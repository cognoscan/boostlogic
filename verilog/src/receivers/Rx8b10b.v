==> flow/design.v <==
module Fifo #(
    parameter WIDTH      = 8,  
    parameter LOG2_DEPTH = 4   
)
(
    input clk,                        
    input rst,                        
    input write,                      
    input read,                       
    input [WIDTH-1:0] dataIn,         
    output wire [WIDTH-1:0] dataOut,  
    output reg dataPresent,           
    output wire halfFull,             
    output wire full                  
);
reg [WIDTH-1:0] memory[2**LOG2_DEPTH-1:0];
reg [LOG2_DEPTH-1:0] pointer;
wire zero;
integer i;
initial begin
    pointer     = 'd0;
    dataPresent = 1'b0;
    for (i=0; i<(2**LOG2_DEPTH); i=i+1) begin
        memory[i] = 'd0;
    end
end
always @(posedge clk) begin
    if (write) begin
        memory[0] <= dataIn;
        for (i=1; i<(2**LOG2_DEPTH); i=i+1) begin
            memory[i] <= memory[i-1];
        end
    end
end
assign dataOut = memory[pointer];
always @(posedge clk) begin
    if (rst) begin
        pointer <= 'd0;
        dataPresent <= 1'b0;
    end
    else begin
        dataPresent <= write 
                     | (dataPresent & ~zero)
                     | (dataPresent &  zero & ~read);
        case ({read, write})
            2'b00 : pointer <= pointer;
            2'b01 : pointer <= (!full && dataPresent) ? pointer + 2'd1 : pointer;
            2'b10 : pointer <= (!zero)  ? pointer - 2'd1 : pointer;
            2'b11 : pointer <= pointer;
        endcase
    end
end
assign zero = ~|pointer;
assign halfFull = pointer[LOG2_DEPTH-1];  
assign full = &pointer;
endmodule
module Rx8b10b #(
    parameter FILL_WORD_RD0 = 10'b0011111010,  
    parameter FILL_WORD_RD1 = 10'b1100000101,  
    parameter FILL_WORD_FLIP = 1'b1,           
    parameter CLK_RATE = 8,                    
    parameter LOG2_DEPTH = 4                   
)
(
    input clk,            
    input rst,            
    input rxEnable,       
    input rx,             
    input readStrobe,     
    output dataPresent,   
    output halfFull,      
    output full,          
    output errorDetect,   
    output [7:0] dataOut  
);
parameter integer CLK_COUNT_WIDTH = $clog2(CLK_RATE-1);
localparam CLK_COUNT_INIT = CLK_RATE-1;
localparam CLK_COUNT_CAPTURE = (CLK_RATE>>1);
localparam RX_DELAY_LEN = CLK_RATE*2;
wire rxClk;
reg [RX_DELAY_LEN-1:0] rxDelay;
reg [CLK_COUNT_WIDTH-1:0] rxClkCount;
reg [7:0] decodedData;
reg [1:10] shiftData;
reg [3:0] inCounter;
reg shiftDone;
reg locked;
reg writeStrobe;
reg rxD1;
reg error5b6b;
reg error3b4b;
if (LOG2_DEPTH > 0) begin
    Fifo #(
        .WIDTH(8),               
        .LOG2_DEPTH(LOG2_DEPTH)  
    )
    txFifo
    (
        .clk(clk),                  
        .rst(rst),                  
        .write(writeStrobe),        
        .read(readStrobe),          
        .dataIn(decodedData),       
        .dataOut(dataOut),          
        .dataPresent(dataPresent),  
        .halfFull(halfFull),        
        .full(full)                 
    );
end
else begin
    assign dataOut = decodedData;
end
initial begin
    rxDelay    = 'd0;
    rxD1       = 1'b0;
    rxClkCount = 'd0;
    shiftData  = 'd0;
    inCounter  = 'd0;
    shiftDone  = 1'b0;
    locked     = 1'b0;
end
assign rxClk = (rxClkCount == CLK_COUNT_CAPTURE);
always @(posedge clk) begin
    rxD1 <= rx;
    if ((rx ^ rxD1) || (rxClkCount == 'd0)) begin
        rxClkCount <= CLK_COUNT_INIT;
    end
    else begin
        rxClkCount <= rxClkCount - 2'd1;
    end
end
always @(posedge clk) begin
    rxDelay <= (rxDelay << 1) | rx;
    if (rxClk) begin
        shiftData <= {shiftData[2:10], rxDelay[RX_DELAY_LEN-1]};
    end
    if (rxEnable && ~locked 
        && ((shiftData == FILL_WORD_RD1) || (shiftData == FILL_WORD_RD0)))
    begin
        inCounter <= 'd0;
        shiftDone <= 1'b0;
        locked    <= 1'b1;
    end
    else if (rxEnable && locked && rxClk) begin
        inCounter <= inCounter + 2'd1;
        shiftDone <= 1'b0;
    end
    else if ((inCounter == 'd10)
        && !((shiftData == FILL_WORD_RD1) || (shiftData == FILL_WORD_RD0)))
    begin
        inCounter <= 'd0;
        shiftDone <= 1'b1;
    end
    else if (inCounter == 'd10) begin
        inCounter <= 'd0;
    end
    else if (~rxEnable) begin
        inCounter <= 'd0;
        shiftDone <= 1'b0;
        locked    <= 1'b0;
    end
    else begin
        inCounter <= inCounter;
        shiftDone <= 1'b0;
    end
end
assign errorDetect = error5b6b | error3b4b;
always @(posedge clk) begin
    if (rst) begin
        error5b6b <= 1'b0;
        error3b4b <= 1'b0;
        decodedData <= 'd0;
        writeStrobe <= 1'b0;
    end
    else begin
        if (shiftDone) begin
            writeStrobe <= 1'b1;
            error5b6b <= 1'b0;
            error3b4b <= 1'b0;
            case (shiftData[1:6])
                6'b100111 : decodedData[4:0] <= 5'b00000;
                6'b011000 : decodedData[4:0] <= 5'b00000;
                6'b011101 : decodedData[4:0] <= 5'b00001;
                6'b100010 : decodedData[4:0] <= 5'b00001;
                6'b101101 : decodedData[4:0] <= 5'b00010;
                6'b010010 : decodedData[4:0] <= 5'b00010;
                6'b110001 : decodedData[4:0] <= 5'b00011;
                6'b110101 : decodedData[4:0] <= 5'b00100;
                6'b001010 : decodedData[4:0] <= 5'b00100;
                6'b101001 : decodedData[4:0] <= 5'b00101;
                6'b011001 : decodedData[4:0] <= 5'b00110;
                6'b111000 : decodedData[4:0] <= 5'b00111;
                6'b000111 : decodedData[4:0] <= 5'b00111;
                6'b111001 : decodedData[4:0] <= 5'b01000;
                6'b000110 : decodedData[4:0] <= 5'b01000;
                6'b100101 : decodedData[4:0] <= 5'b01001;
                6'b010101 : decodedData[4:0] <= 5'b01010;
                6'b110100 : decodedData[4:0] <= 5'b01011;
                6'b001101 : decodedData[4:0] <= 5'b01100;
                6'b101100 : decodedData[4:0] <= 5'b01101;
                6'b011100 : decodedData[4:0] <= 5'b01110;
                6'b010111 : decodedData[4:0] <= 5'b01111;
                6'b101000 : decodedData[4:0] <= 5'b01111;
                6'b011011 : decodedData[4:0] <= 5'b10000;
                6'b100100 : decodedData[4:0] <= 5'b10000;
                6'b100011 : decodedData[4:0] <= 5'b10001;
                6'b010011 : decodedData[4:0] <= 5'b10010;
                6'b110010 : decodedData[4:0] <= 5'b10011;
                6'b001011 : decodedData[4:0] <= 5'b10100;
                6'b101010 : decodedData[4:0] <= 5'b10101;
                6'b011010 : decodedData[4:0] <= 5'b10110;
                6'b111010 : decodedData[4:0] <= 5'b10111;
                6'b000101 : decodedData[4:0] <= 5'b10111;
                6'b110011 : decodedData[4:0] <= 5'b11000;
                6'b001100 : decodedData[4:0] <= 5'b11000;
                6'b100110 : decodedData[4:0] <= 5'b11001;
                6'b010110 : decodedData[4:0] <= 5'b11010;
                6'b110110 : decodedData[4:0] <= 5'b11011;
                6'b001001 : decodedData[4:0] <= 5'b11011;
                6'b001110 : decodedData[4:0] <= 5'b11100;
                6'b101110 : decodedData[4:0] <= 5'b11101;
                6'b010001 : decodedData[4:0] <= 5'b11101;
                6'b011110 : decodedData[4:0] <= 5'b11110;
                6'b100001 : decodedData[4:0] <= 5'b11110;
                6'b101011 : decodedData[4:0] <= 5'b11111;
                6'b010100 : decodedData[4:0] <= 5'b11111;
                default   : begin decodedData[4:0] <= 5'b00000; error5b6b <= 1'b1; end
            endcase
            case (shiftData[7:10])
                4'b1011 : decodedData[7:5] <= 3'b000;
                4'b0100 : decodedData[7:5] <= 3'b000;
                4'b1001 : decodedData[7:5] <= 3'b001;
                4'b0101 : decodedData[7:5] <= 3'b010;
                4'b1100 : decodedData[7:5] <= 3'b011;
                4'b0011 : decodedData[7:5] <= 3'b011;
                4'b1101 : decodedData[7:5] <= 3'b100;
                4'b0010 : decodedData[7:5] <= 3'b100;
                4'b1010 : decodedData[7:5] <= 3'b101;
                4'b0110 : decodedData[7:5] <= 3'b110;
                4'b0111 : decodedData[7:5] <= 3'b111;
                4'b1110 : decodedData[7:5] <= 3'b111;
                4'b1000 : decodedData[7:5] <= 3'b111;
                4'b0001 : decodedData[7:5] <= 3'b111;
                default : begin decodedData[7:5] <= 3'b000; error3b4b <= 1'b1; end
            endcase
        end
        else begin
            writeStrobe <= 1'b0;
        end
    end
end
endmodule
# Tool chain data of Rx8b10b
# Tool output for the design above, in the order of the flow.
# Lines are those of the file above, counted from 1.
# Cell names lack the library's common part.
# A cell with n/a has no value.
# design
top_module	Rx8b10b
clk_port	clk
lib	sky130hd
corner	tt_025C_1v80

# Word level
# Counts by Yosys on the flattened word-level netlist (proc, flatten, opt, wreduce). Print and check cells are left out. Cells with the same type and inputs are merged into one.
# op_classes
n_reduce_logical	38
addsub	4
logic	15
mux	15
n_eq	86
# op_table
op	count
case mux 5 bit (select 31 bit)	1
== test 6 bit with constant B	23
case mux 8 bit (select 16 bit)	1
== test 6 x 5 -> 1 bit with constant B	14
== test 4 bit with constant B	16
OR reduction 46 bit	1
== test 6 x 4 -> 1 bit with constant B	6
OR reduction 2 bit	17
== test 4 x 3 -> 1 bit with constant B	8
2-to-1 mux 4 bit	6
case mux 3 bit (select 7 bit)	1
== test 6 x 3 -> 1 bit with constant B	3
bitwise OR 16 x 1 -> 16 bit	1
== test 4 x 2 -> 1 bit with constant B	4
OR reduction 14 bit	1
== test 10 bit with constant B	1
== test 10 x 8 -> 1 bit with constant B	1
adder 4 x 1 -> 4 bit with constant B	2
== test 4 x 1 -> 1 bit with constant B	2
AND reduction 4 bit	2
OR reduction 4 bit	2
case mux 4 bit (select 2 bit)	1
NOT 1 bit	7
logical AND 1 bit	6
2-to-1 mux 1 bit	5
inequality test 2 x 1 -> 1 bit with constant B	2
== test 2 bit with constant B	2
subtractor 4 x 1 -> 4 bit with constant B	1
# Not listed: further kinds 14, cells in them 21.
# bits
reg_bits	180
in_bits	5

# Logic depth
# Depth = most cells in a row (Yosys ltp): at word level without a register or memory, in the mapped netlist without a sequential cell, where the memories' decode and read muxes count.
# depth
ltp_word	6
ABC_AREA	0
depth_mapped	8

# Mapped cells and area
# Source: synth_stat.txt of the flow (Yosys; design flattened, memories mapped). It holds for the ABC_AREA given above (unset counts as 0); a run with the other value may have another netlist.
# synth_totals
flip_flops	179
seq_area_um2	4964.8
mapped_cells	575
buf_cells	40
area_um2	7517.2
# by_type
type	count	type_area_um2
edfxtp_1	138	4.14E+03
dfxtp_1	41	820.787
a21oi_1	37	185.178
o21ai_0	35	175.168
nor2_1	37	138.883
ha_1	11	137.632
a222oi_1	13	130.125
nand3_1	25	125.12
a22oi_1	16	120.115
nand2_1	30	112.608
buf_2	20	100.096
nand2b_1	12	75.072
a311oi_1	8	70.067
mux2i_1	7	70.067
a31oi_1	11	68.816
buf_6	6	67.565
inv_1	18	67.565
a221oi_1	7	61.309
# Other cell types: 52; their cells: 103.
# The figures by module come from a second, unflattened synthesis with its own total; it is not the netlist above.
# hier_totals
hier_cells	589
area_unflattened_um2	7626.1
# Each row is one instance without its submodules.
# modules
module	n_inst	mod_seq_area_um2	cells	area_um2
Fifo	1	3943.8	335	5327.6
Rx8b10b	1	1021.0	254	2298.5

# Worst setup path after synthesis
# Path of least setup slack by OpenSTA after synthesis, without wires, with an ideal clock, recovery checks aside; 20% of the period is set as input and as output delay. Where synthesis merged equal registers, the netlist keeps one of their names.
# synth_path
kind	register to register
startpoint	reg writeStrobe
endpoint	reg genblk1.txFifo.pointer[0]
driving_pins	6
arrival_ps	4297
setup_slack_ps	1386
path_delay_ps	4425
n_path_buf	0
required_time_ps	5682
period_ps	5810
period_less_setup_slack_ps	4424
# "path_delay_ps" is the arrival time less input delay plus setup time.
# "driving_pins": output pins that drive a net of the path, with the launching flip-flop's if there is one; two outputs of one cell count as two.
# "period_less_setup_slack_ps" is the clock period less the worst setup slack; recovery checks do not enter. This is arithmetic on one report: input and output delays are still those of the set period (20% each).
# The rows between start and end are the longest chain of elaborated cells between them; the timing report does not say that the signal goes this way. Where chains are equally long, one stands for them.
# A line is the first line of the expression or statement that the cell stems from. Yosys adds cells for indexed reads and writes and turns some case tables into memories.
# A register here has more assigning lines than the two given.
# synth_between
cell_sequence	dfxtp_1 > ha_1 > a31oi_1 > nand2_1 > xnor2_1 > nor2_1
elab_chain_len	4
# synth_lines
element	line_no	source
from (decl)	88	reg writeStrobe;
from (assign)	173	writeStrobe <= 1'b0;
from (assign)	177	writeStrobe <= 1'b1;
zero test 2 bit	45	case ({read, write})
OR reduction 2 bit	n/a
NOT 1 bit	n/a
AND reduction 3 bit	n/a
to (assign)	46	2'b00 : pointer <= pointer;
to (assign)	47	2'b01 : pointer <= (!full && dataPresent) ? pointer + 2'd1 : pointer;
to (decl)	17	reg [LOG2_DEPTH-1:0] pointer;

# Worst path after layout
# Path of least setup slack in the final report of stored run 1 (OpenROAD, finished layout, wires in). Where an end is a register, its clock arrival counts in the times.
# The report prints the path's times to 10 ps; the period is as set.
# layout_path
kind	register to output
startpoint	reg genblk1.txFifo.pointer[1]
endpoint	out dataOut[6]
setup_slack_ps	2200
driving_pins	9
required_time_ps	5570
n_path_buf	2
period_ps	6960
arrival_ps	3370
# The rows between start and end are the longest chain of elaborated cells between them; the timing report does not say that the signal goes this way. Where chains are equally long, one stands for them.
# A register here has more assigning lines than the two given.
# layout_between
cell_sequence	dfxtp_1 > inv_1 > ha_1 > buf_4 > nor3_1 > nand2_1 > nand2_1 > o32a_1 > clkdlybuf4s50_1
elab_chain_len	2
# layout_lines
element	line_no	source
from (decl)	17	reg [LOG2_DEPTH-1:0] pointer;
from (assign)	46	2'b00 : pointer <= pointer;
from (assign)	47	2'b01 : pointer <= (!full && dataPresent) ? pointer + 2'd1 : pointer;
== test 4 bit	35	assign dataOut = memory[pointer];
case mux 8 bit (select 16 bit)	35
to (decl)	74	output [7:0] dataOut

# Design Rx8b10b on sky130hd. What follows are 2 stored runs of the flow, each under its own settings; their order means nothing. The constraints put input and output delay at 20% of the set period each and load the outputs with 0.01 pF.
# "worst_setup_path_time_ps" = time allowed to the worst setup path (clock period - input delay - output delay, where it has them) - its slack; a late launch clock adds to it, a late capture clock takes from it.
# "total_power_mw": no workload was simulated; the value follows from the tool's default switching activity.
# "worst_setup_path_time_ps" is given in steps of 10 ps.
# A setting shown as . is not set for that run.
# A result given as . is not shown for that run.
setting or result,stored run 1,stored run 2
period_ns,6.96,3.91
CORE_UTILIZATION,23,72
PLACE_DENSITY_LB_ADDON,0.12,.
HOLD_SLACK_MARGIN,0.22,.
TNS_END_PERCENT,65,.
GPL_ROUTABILITY_DRIVEN,0,.
MIN_ROUTING_LAYER,met1,.
CAP_MARGIN,20,20
CORE_MARGIN,2,2
SLEW_MARGIN,20,20
SETUP_SLACK_MARGIN,.,0.59
PLACE_DENSITY,.,0.65
CELL_PAD_IN_SITES_DETAIL_PLACEMENT,.,2
ABC_AREA,.,0
GPL_TIMING_DRIVEN,.,0
CTS_CLUSTER_DIAMETER,.,283
MAX_ROUTING_LAYER,.,met4
post_synth_area_um2,7517.2,.
design.die.area_um2,34145.5,.
utilization_pct,26.7,.
worst_setup_slack_ps,2203,.
ws_hold_ps,330,.
total_power_mw,2.499,.
worst_setup_path_time_ps,3370,.
worst_setup_path_type,register to output,.
# Stored run 2: no final report: placement broke off with DPL-0033
