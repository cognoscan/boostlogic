==> flow/design.v <==
module Fifo #(
    parameter WIDTH      = 8,  
    parameter LOG2_DEPTH = 4   
)
(
    input clk,                        
    input rst,                        
    input write,                      
    input read,                       
    input [WIDTH-1:0] dataIn,         
    output wire [WIDTH-1:0] dataOut,  
    output reg dataPresent,           
    output wire halfFull,             
    output wire full                  
);
reg [WIDTH-1:0] memory[2**LOG2_DEPTH-1:0];
reg [LOG2_DEPTH-1:0] pointer;
wire zero;
integer i;
initial begin
    pointer     = 'd0;
    dataPresent = 1'b0;
    for (i=0; i<(2**LOG2_DEPTH); i=i+1) begin
        memory[i] = 'd0;
    end
end
always @(posedge clk) begin
    if (write) begin
        memory[0] <= dataIn;
        for (i=1; i<(2**LOG2_DEPTH); i=i+1) begin
            memory[i] <= memory[i-1];
        end
    end
end
assign dataOut = memory[pointer];
always @(posedge clk) begin
    if (rst) begin
        pointer <= 'd0;
        dataPresent <= 1'b0;
    end
    else begin
        dataPresent <= write 
                     | (dataPresent & ~zero)
                     | (dataPresent &  zero & ~read);
        case ({read, write})
            2'b00 : pointer <= pointer;
            2'b01 : pointer <= (!full && dataPresent) ? pointer + 2'd1 : pointer;
            2'b10 : pointer <= (!zero)  ? pointer - 2'd1 : pointer;
            2'b11 : pointer <= pointer;
        endcase
    end
end
assign zero = ~|pointer;
assign halfFull = pointer[LOG2_DEPTH-1];  
assign full = &pointer;
endmodule
module XcvrSpiSlave #(
    parameter LOG2_DEPTH = 4
)
(
    input  clk,            
    input  rst,            
    input  [7:0] dataIn,   
    input  write,          
    input  read,           
    input  cpol,           
    input  cpha,           
    input  nCs,            
    input  sck,            
    input  miso,           
    output mosi,           
    output txDataPresent,  
    output txHalfFull,     
    output txFull,         
    output rxDataPresent,  
    output rxHalfFull,     
    output rxFull,         
    output [7:0] dataOut   
);
wire [7:0] txData;
wire [7:0] rxData;
reg [7:0] dataInReg;
reg [7:0] dataOutReg;
reg [7:0] shiftReg;
reg [2:0] spiCount;
reg busy;
reg dataOutReady;
reg mosiCapture;
reg sckD1;
reg txRead;
reg rxWrite;
if (LOG2_DEPTH > 0) begin
    Fifo #(
        .WIDTH(8),               
        .LOG2_DEPTH(LOG2_DEPTH)  
    )
    txFifo (
        .clk(clk),                    
        .rst(rst),                    
        .write(write),                
        .read(txRead),                
        .dataIn(dataIn),              
        .dataOut(txData),             
        .dataPresent(txDataPresent),  
        .halfFull(txHalfFull),        
        .full(txFull)                 
    );
end
else begin
    assign txData        = dataInReg;
    assign txDataPresent = busy;
    assign txHalfFull    = busy;
    assign txFull        = busy;
    always @(posedge clk) begin
        if (write) begin
            dataInReg <= dataIn;
        end
        busy <= busy ? (~txRead & busy) : write;
    end
end
if (LOG2_DEPTH > 0) begin
    Fifo #(
        .WIDTH(8),               
        .LOG2_DEPTH(LOG2_DEPTH)  
    )
    rxFifo (
        .clk(clk),                    
        .rst(rst),                    
        .write(rxWrite),              
        .read(read),                  
        .dataIn(rxData),              
        .dataOut(dataOut),            
        .dataPresent(rxDataPresent),  
        .halfFull(rxHalfFull),        
        .full(rxFull)                 
    );
end
else begin
    assign dataOut       = dataOutReg;
    assign rxDataPresent = dataOutReady;
    assign rxHalfFull    = dataOutReady;
    assign rxFull        = dataOutReady;
    always @(posedge clk) begin
        if (rxWrite) begin
            dataOutReg <= rxData;
        end
        dataOutReady <= dataOutReady ? (dataOutReady & ~read) : rxWrite;
    end
end
initial begin
    dataOutReg   = 'b0;
    dataInReg    = 'b0;
    shiftReg     = 'd0;
    spiCount     = 'd7;
    busy         = 1'b0;
    dataOutReady = 1'b0;
    mosiCapture  = 1'b0;
    sckD1        = 1'b0;
    txRead       = 1'b0;
    rxWrite      = 1'b0;
end
assign miso = shiftReg[7];  
assign rxData = {shiftReg[6:0], mosiCapture};
always @(posedge clk) begin
    sckD1 <= sck;
    if (nCs) begin
        spiCount <= 'd7;
        shiftReg <= txData;
        txRead <= 1'b0;
        rxWrite <= 1'b0;
    end
    else if ((sck ^sckD1) && !(sck ^ cpol ^ cpha)) begin
        spiCount <= spiCount - 'd1;
        if (spiCount == 'd0) begin
            shiftReg <= txData;
            txRead <= 1'b1;
        end
        else begin
            shiftReg <= {shiftReg[6:0], mosiCapture};
            txRead <= 1'b0;
        end
    end
    else begin
        spiCount <= spiCount;
        shiftReg <= shiftReg;
        txRead   <= 1'b0;
    end
    if ((sck ^ sckD1) && (sck ^ cpol ^ cpha)) begin
        mosiCapture <= mosi;
        if (spiCount == 'd0) begin
            rxWrite <= 1'b1;
        end
        else begin
            rxWrite <= 1'b0;
        end
    end
    else begin
        mosiCapture <= mosiCapture;
        rxWrite <= 1'b0;
    end
end
endmodule
# From RTL to reports: XcvrSpiSlave
# The steps from the RTL of XcvrSpiSlave to its reports follow in flow order.
# Lines are those of the file above, counted from 1.
# Operators: Yosys type, input widths -> output width; for muxes data width and select width s.
# Library cell names are shortened.
# The mark -- stands for no value.
[setup] design="XcvrSpiSlave" clk_port="clk" library="sky130hd" corner="tt_025C_1v80"

# Word level
# Counts by Yosys on the flattened word-level netlist (proc, flatten, opt, wreduce). Print and check cells are left out. Cells with the same type and inputs are merged into one.
[bits] ff_bits=264 word_cells=141
[op_classes] bitwise=18 muxes=12 reduce_and_logical=24 equal=40 add_sub_neg=5
[op_table] op="$pmux 8 s16" count=1
[op_table] op="$pmux 7 s16" count=1
[op_table] op="$eq 4x4->1 const B" count=16
[op_table] op="$eq 4x3->1 const B" count=8
[op_table] op="$mux 7" count=3
[op_table] op="$eq 4x2->1 const B" count=4
[op_table] op="$pmux 4 s2" count=2
[op_table] op="$mux 4" count=4
[op_table] op="$ne 2x1->1 const B" count=4
[op_table] op="$eq 2x2->1 const B" count=4
[op_table] op="$add 4x1->4 const B" count=2
[op_table] op="$sub 4x1->4 const B" count=2
[op_table] op="$eq 4x1->1 const B" count=2
[op_table] op="$logic_not 4->1" count=2
[op_table] op="$reduce_and 4->1" count=2
[op_table] op="$reduce_or 4->1" count=2
[op_table] op="$and 1x1->1" count=6
[op_table] op="$reduce_or 2->1" count=3
[op_table] op="$reduce_and 3->1" count=2
[op_table] op="$not 1->1" count=5
[op_table] op="$logic_not 1->1" count=5
[op_table] op="$or 1x1->1" count=4
[op_table] op="$logic_and 1x1->1" count=4
[op_table] op="$eq 2x1->1 const B" count=2
[op_table] op="$logic_not 2->1" count=2
[op_table] op="$xor 1x1->1" count=3
[op_table] op="$sub 3x1->3 const B" count=1
[op_table] op="$logic_not 3->1" count=1
# Other operator kinds: 2; their cells: 2.

# Logic depth
# Depth = most cells in a row (Yosys ltp): at word level without a register or memory, in the mapped netlist without a sequential cell, where the memories' decode and read muxes count.
[logic_depth] ltp_word=6 ABC_AREA=0 ltp_mapped=8

# Netlist
# The flow's flattened synthesis, as Yosys stat reports it; memories are mapped. The netlist is that of the ABC_AREA named above (0 if unset); the other value can give another one.
# Totals and module areas in this step are rounded.
[synth_totals] flip_flops=247 sequential_area_um2=7260 mapped_area_um2=9940 mapped_cells=634 buffers=41
[types] cell="edfxtp_1" count=231
[types] cell="dfxtp_1" count=16
[types] cell="mux2i_1" count=21
[types] cell="ha_1" count=16
[types] cell="a22oi_1" count=24
[types] cell="a222oi_1" count=13
[types] cell="a21oi_1" count=25
[types] cell="nand3_1" count=22
[types] cell="nand2_1" count=28
[types] cell="mux2_2" count=9
[types] cell="a221oi_1" count=11
[types] cell="a22o_1" count=10
[types] cell="o21ai_0" count=16
[types] cell="nor2_1" count=20
[types] cell="a31oi_1" count=11
[types] cell="buf_2" count=13
[types] cell="inv_1" count=17
[types] cell="a311oi_1" count=7
# Other cell types: 43; their cells: 124.
# The figures by module come from a second, unflattened synthesis with its own total; it is not the netlist above.
[hier_totals] hier_cells=724 hier_area_um2=11300
# Rows give one instance, submodules left out.
[modules] mod="Fifo" mod_seq_area_um2=3940 area_um2=5330 cells=337 n_inst=2
[modules] mod="XcvrSpiSlave" mod_seq_area_um2=330 area_um2=617 cells=50 n_inst=1

# Worst setup path after synthesis
# Source: OpenSTA report_checks on the synthesized netlist (no wires, ideal clock, input and output delay 20% of the period each), path of least setup slack; recovery checks are left aside. Register names are those of the netlist, which keeps one name where synthesis merged equal registers.
[synth_timing] path_kind="flip-flop to flip-flop" start="reg rxWrite" end="reg genblk2.rxFifo.pointer[2]" slack_ps=2003 n_path_buf=0 setup_time_ps=70 arrival_ps=4217 delay_ps=4287 launch_ps=0 clock_period_ps=6290 stages=5 period_less_setup_slack_ps=4287
# "delay_ps" is the arrival time less input delay plus setup time.
# "stages" counts driving pins, that of a launching flip-flop among them; a cell with two outputs on the path counts twice.
# "period_less_setup_slack_ps" is the clock period less the worst setup slack; recovery checks do not enter. This is arithmetic on one report: input and output delays are still those of the set period (20% each).
# The rows between start and end are the longest chain of elaborated cells between them; the timing report does not say that the signal goes this way. Where chains are equally long, one stands for them.
# Each line given opens the expression or statement behind the cell; cells for indexed reads and writes are added by Yosys, which also makes memories of some case tables.
# A register here has more assigning lines than the two given.
[synth_between] path_cell_list="dfxtp_1 -> ha_1 -> a31o_2 -> or4_1 -> a21oi_1" elab_chain_cells=4 cells_between=10 cone_lines=1 cone_classes="eq/ne (5); mux (1); logic (1); reduce/logical (3)"
[synth_lines] element="start, declared" line=91 rtl="reg rxWrite;"
[synth_lines] element="start, assigned" line=170 rtl="rxWrite <= 1'b0;"
[synth_lines] element="start, assigned" line=191 rtl="rxWrite <= 1'b1;"
[synth_lines] element="$logic_not 2->1" line=45 rtl="case ({read, write})"
[synth_lines] element="$reduce_or 2->1"
[synth_lines] element="$not 1->1"
[synth_lines] element="$reduce_and 3->1"
[synth_lines] element="end, assigned" line=46 rtl="2'b00 : pointer <= pointer;"
[synth_lines] element="end, assigned" line=47 rtl="2'b01 : pointer <= (!full && dataPresent) ? pointer + 2'd1 : pointer;"
[synth_lines] element="end, declared" line=17 rtl="reg [LOG2_DEPTH-1:0] pointer;"

# Timing after layout
# From the final timing report of flow run A: the path of least setup slack in the routed layout; clock arrival at registers is part of the times.
# The report prints the path's times to 10 ps; the period is as set.
[layout_timing] path_kind="flip-flop to output port" start="reg genblk2.rxFifo.pointer[0]" end="out dataOut[4]" launch_ps=510 arrival_ps=3120 stages=9 slack_ps=300 n_path_buf=2 clock_period_ps=4280 out_delay_ps=860
# The rows between start and end are the longest chain of elaborated cells between them; the timing report does not say that the signal goes this way. Where chains are equally long, one stands for them.
# A register here has more assigning lines than the two given.
[layout_between] path_cell_list="dfxtp_1 -> inv_1 -> ha_1 -> buf_4 -> a22o_1 -> a221oi_1 -> a21oi_1 -> o32a_1 -> clkdlybuf4s50_1" elab_chain_cells=2 cells_between=17 cone_lines=1 cone_classes="eq/ne (15); mux (1); reduce/logical (1)"
[layout_lines] element="start, declared" line=17 rtl="reg [LOG2_DEPTH-1:0] pointer;"
[layout_lines] element="start, assigned" line=46 rtl="2'b00 : pointer <= pointer;"
[layout_lines] element="start, assigned" line=47 rtl="2'b01 : pointer <= (!full && dataPresent) ? pointer + 2'd1 : pointer;"
[layout_lines] element="$eq 4x4->1" line=35 rtl="assign dataOut = memory[pointer];"
[layout_lines] element="$pmux 8 s16" line=35
[layout_lines] element="end, declared" line=78 rtl="output [7:0] dataOut"

# Measured data: module XcvrSpiSlave, platform sky130hd, 2 stored runs of the flow under differing settings, order arbitrary. Input and output delays are each 20% of the period that was set; the output load is 0.01 pF.
# "clock_period_reached_ps" is the run's clock period less its worst setup slack. It is reckoned from that one timing run; input and output delays stay at 20% of the period that was set.
# "worst_path_ps" is the time allowed to the run's worst setup path (the clock period less input and output delay, where it has them) less its slack. Clock arrival times count: a late capture clock shortens it, a late launch clock lengthens it.
# "power.total_w" is the tool's figure for a default switching activity; nothing was simulated.
# "worst_path_ps" is known to 10 ps.
# The measured numbers are rounded.
run="flow run A" settings period_ns=4.28 CORE_UTILIZATION=47 SETUP_SLACK_MARGIN=0.08 CORE_ASPECT_RATIO=0.98 CORE_MARGIN=8 CELL_PAD_IN_SITES_GLOBAL_PLACEMENT=1 CELL_PAD_IN_SITES_DETAIL_PLACEMENT=0 TNS_END_PERCENT=5 ABC_AREA=0 CAP_MARGIN=10 SLEW_MARGIN=40 MIN_ROUTING_LAYER="met1" MAX_ROUTING_LAYER="met5"
run="flow run A" results design.die.area_um2=26100 ys_area_um2=9940 fin_hold_ws_ps=440 post_route_util_pct=54.7 worst_path_ps=3120 worstPathKind="flip-flop to output port" power.total_w=0.00543 worstSetupSlack_ps=300 fin_tns_ps=0 clock_period_reached_ps=3980 layout_stdcell_area_um2=11300
run="flow run B" settings period_ns=2.82 CAP_MARGIN=20 CORE_MARGIN=2 CORE_UTILIZATION=40 SLEW_MARGIN=20
run="flow run B" results design.die.area_um2=26100 ys_area_um2=9940 fin_hold_ws_ps=351 post_route_util_pct=48.9 worst_path_ps=2330 worstPathKind="flip-flop to output port" power.total_w=0.00843 worstSetupSlack_ps=-70 fin_tns_ps=-186 clock_period_reached_ps=2890 layout_stdcell_area_um2=11900
